==> flow/design.v <==
module red_filter(
input clk,
    input [7:0] red_color,
    input [7:0] blue_color,
    input [7:0] value,
    output reg [7:0] red_val,
    output reg [7:0] blue_val
);
    integer i, j;
    reg [7:0] reg_value [0:7];  
    reg [7:0] reg_blue_value [0:7];
    always @(posedge clk) begin
       red_val = 8'b0;
       for (i = 0; i < 8; i = i + 1) begin
            reg_value[i] = 8'b0;
        end
        for (i = 0; i < 8; i = i + 1) begin
                 reg_value[i][0] = (red_color[0] * value[i]);
                 reg_value[i][1] = (red_color[1] * value[i]);
                 reg_value[i][2] = (red_color[2] * value[i]);
                 reg_value[i][3] = (red_color[3] * value[i]);
                 reg_value[i][4] = (red_color[4] * value[i]);
                 reg_value[i][5] = (red_color[5] * value[i]);
                 reg_value[i][6] = (red_color[6] * value[i]);
                 reg_value[i][7] = (red_color[7] * value[i]);
                 reg_blue_value[i][0] = (blue_color[0] * value[i]);
                 reg_blue_value[i][1] = (blue_color[1] * value[i]);
                 reg_blue_value[i][2] = (blue_color[2] * value[i]);
                 reg_blue_value[i][3] = (blue_color[3] * value[i]);
                 reg_blue_value[i][4] = (blue_color[4] * value[i]);
                 reg_blue_value[i][5] = (blue_color[5] * value[i]);
                 reg_blue_value[i][6] = (blue_color[6] * value[i]);
                 reg_blue_value[i][7] = (blue_color[7] * value[i]);
        end
        for (i = 0; i < 8; i = i + 1) begin
            red_val = red_val + reg_value[i];
            blue_val = blue_val + reg_blue_value[i];
        end
    end
endmodule
# From RTL to reports: red_filter
# What the tools print for red_filter, step after step.
# Line numbers count from 1 in the design file above.
# Operators carry their Yosys type and port widths (W data, S select, Z words).
# Not given: --
# design
top_module	red_filter
clk_port	clk
lib	sky130hd
corner	tt_025C_1v80

# After elaboration
# Yosys after proc, flatten, opt, wreduce and memory -nomap, before mapping. Enables and synchronous resets that opt folds into registers are not counted as muxes. Print and check cells are not counted. Equal cells are merged and count once.
# bits
inputBits	25
out_inout_bits	16
reg_bits	16
elab_cells	145
# classes
mul	128
n_addsub	15
# op_table
operator	count
$mul A1 B1 Y1	128
$add A8 B8 Y8	15

# Depth
# Yosys ltp: most cells in a row. Word level: on the elaborated netlist, between registers, memories and ports. Mapped: between sequential cells and ports; inverters and the memories' decode and read muxes count.
# depth
word_depth	9
ABC_AREA	0
mapped_depth	15
mapped_depth_nobuf	14

# Netlist
# Source: synth_stat.txt of the flow (Yosys; design flattened, memories mapped). It holds for the ABC_AREA given above (unset counts as 0); a run with the other value may have another netlist.
# The area totals of this step are shown rounded.
# by_type
cell	count	area_total_um2
sky130_fd_sc_hd__fa_1	84	1.68E+03
sky130_fd_sc_hd__inv_1	93	349.085
sky130_fd_sc_hd__and2_1	55	344.08
sky130_fd_sc_hd__dfxtp_1	16	320.307
sky130_fd_sc_hd__nand2_1	58	217.709
sky130_fd_sc_hd__ha_1	16	200.192
sky130_fd_sc_hd__xnor2_1	14	122.618
sky130_fd_sc_hd__xnor3_1	5	112.608
sky130_fd_sc_hd__a21o_1	6	45.043
sky130_fd_sc_hd__xor2_1	5	43.792
sky130_fd_sc_hd__clkbuf_1	9	33.782
sky130_fd_sc_hd__and2_2	4	30.029
sky130_fd_sc_hd__xor3_2	1	25.024
sky130_fd_sc_hd__xor3_1	1	23.773
sky130_fd_sc_hd__a21oi_1	4	20.019
sky130_fd_sc_hd__a31oi_1	1	6.256
sky130_fd_sc_hd__buf_2	1	5.005
sky130_fd_sc_hd__o21ai_0	1	5.005
# mapped
n_buf	10
cells	374
seq_area_um2	320
area_um2	3590
flip_flops	16

# Worst setup path after synthesis
# OpenSTA on the mapped netlist: ideal clock, no wires. The path of least setup slack (recovery checks aside). Input and output delay are each 20% of the period. Register names are those of the netlist, which keeps one name where synthesis merged equal registers.
# synth_timing
path_type	input-to-reg
start	in value[7]
end	reg blue_val[7]
driving_pins	15
required_ns	6.510
path_buffers	2
input_delay_ns	1.328
delay_ns	4.025
path_slack_ns	1.287
tclk_ns	6.64
arrival_time_ns	5.223
launch_ns	1.328
setup_ns	0.130
synth_period_reached_ns	5.353
# "delay_ns" is the arrival time less input delay plus setup time.
# "driving_pins" counts driving pins, that of a launching flip-flop among them; a cell with two outputs on the path counts twice.
# "synth_period_reached_ns" is the clock period less the worst setup slack; recovery checks do not enter. This is arithmetic on one report: input and output delays are still those of the set period (20% each).
# Between the ends stands the longest chain of elaborated cells between them, by number of cells; it is not shown to be the way that was timed. Of several equally long chains one is given.
# Each line given opens the expression or statement behind the cell; cells for indexed reads and writes are added by Yosys, which also makes memories of some case tables.
# synth_between
cell_sequence	sky130_fd_sc_hd__clkbuf_1 -> sky130_fd_sc_hd__clkbuf_1 -> sky130_fd_sc_hd__nand2_1 -> sky130_fd_sc_hd__fa_1 -> sky130_fd_sc_hd__inv_1 -> sky130_fd_sc_hd__fa_1 -> sky130_fd_sc_hd__fa_1 -> sky130_fd_sc_hd__inv_1 -> sky130_fd_sc_hd__fa_1 -> sky130_fd_sc_hd__inv_1 -> sky130_fd_sc_hd__ha_1 -> sky130_fd_sc_hd__a21o_1 -> sky130_fd_sc_hd__a21o_1 -> sky130_fd_sc_hd__a31oi_1 -> sky130_fd_sc_hd__xnor3_1
elab_chain_len	2
cells_between	9
cone_lines	9
cone_classes	add/sub: 1; mul: 8
# synth_lines
element	line	rtl
start, declared	5	input [7:0] value,
$mul A1 B1 Y1	26	reg_blue_value[i][0] = (blue_color[0] * value[i]);
$add A8 B8 Y8	37	blue_val = blue_val + reg_blue_value[i];
end, assigned	37
end, declared	7	output reg [7:0] blue_val

# Worst path after layout
# Path of least setup slack in the final report of flow run A (OpenROAD, finished layout, wires in). Where an end is a register, its clock arrival counts in the times.
# layout_timing
path_type	input-to-reg
start	in value[7]
end	reg blue_val[7]
tclk_ns	9.71
arrival_time_ns	6.47
path_buffers	1
setup_ns	0.12
path_slack_ns	3.37
launch_ns	1.94
driving_pins	14
required_ns	9.84
input_delay_ns	1.94
# Between the ends stands the longest chain of elaborated cells between them, by number of cells; it is not shown to be the way that was timed. Of several equally long chains one is given.
# layout_between
cell_sequence	sky130_fd_sc_hd__clkdlybuf4s50_1 -> sky130_fd_sc_hd__nand2_1 -> sky130_fd_sc_hd__fa_1 -> sky130_fd_sc_hd__inv_1 -> sky130_fd_sc_hd__fa_1 -> sky130_fd_sc_hd__fa_1 -> sky130_fd_sc_hd__inv_1 -> sky130_fd_sc_hd__fa_1 -> sky130_fd_sc_hd__inv_1 -> sky130_fd_sc_hd__ha_1 -> sky130_fd_sc_hd__a21o_1 -> sky130_fd_sc_hd__a21o_1 -> sky130_fd_sc_hd__a31oi_1 -> sky130_fd_sc_hd__xnor3_1
elab_chain_len	2
cells_between	9
cone_lines	9
cone_classes	add/sub: 1; mul: 8
# layout_lines
element	line	rtl
start, declared	5	input [7:0] value,
$mul A1 B1 Y1	26	reg_blue_value[i][0] = (blue_color[0] * value[i]);
$add A8 B8 Y8	37	blue_val = blue_val + reg_blue_value[i];
end, assigned	37
end, declared	7	output reg [7:0] blue_val

# Stored flow runs of red_filter (2 of them; Yosys, OpenROAD, sky130hd). They differ in their settings and are not a sequence. Constraints: input delay and output delay 20% of the set period each, output load 0.01 pF.
# By "achievedPeriod_ns" is meant the clock period of the run minus its worst setup slack. This is arithmetic on one report: input and output delays are still those of the set period (20% each).
# By "worst_path_ns" is meant the share of the clock period that the worst setup path is allowed (20% is reserved at inputs, 20% at outputs), minus its slack. Clock arrival times at its registers enter into it.
# "design_power_mw" rests on the timing tool's default activity at the inputs, not on a simulated workload.
# Values from the reports are rounded here.
# Settings: . = not set for that run.
run name	period_ns	CORE_UTILIZATION	SETUP_SLACK_MARGIN	PLACE_DENSITY_LB_ADDON	CORE_MARGIN	CELL_PAD_IN_SITES_GLOBAL_PLACEMENT	GPL_TIMING_DRIVEN	GPL_ROUTABILITY_DRIVEN	CTS_CLUSTER_DIAMETER	CAP_MARGIN	SLEW_MARGIN	MAX_ROUTING_LAYER	TNS_END_PERCENT	final_hold_ws_ns	worst_path_ns	worst_path_kind	layout_utilization_frac	die_um2	ws_setup_ns	achievedPeriod_ns	total_negative_slack_ns	design_power_mw	synth_chip_area_um2	final_stdcell_area_um2
flow run A	9.71	31	2.6	0.24	4	1	1	1	304	15	30	met4	.	0.810	4.40	input-to-reg	0.37	13400	3.37	6.342	0.000	1.21	3590	4200
flow run B	5.53	28	1.53	0.14	2	1	.	.	.	5	20	.	5	0.800	3.27	input-to-reg	0.362	13700	1.15	4.380	0.000	2.61	3590	4560
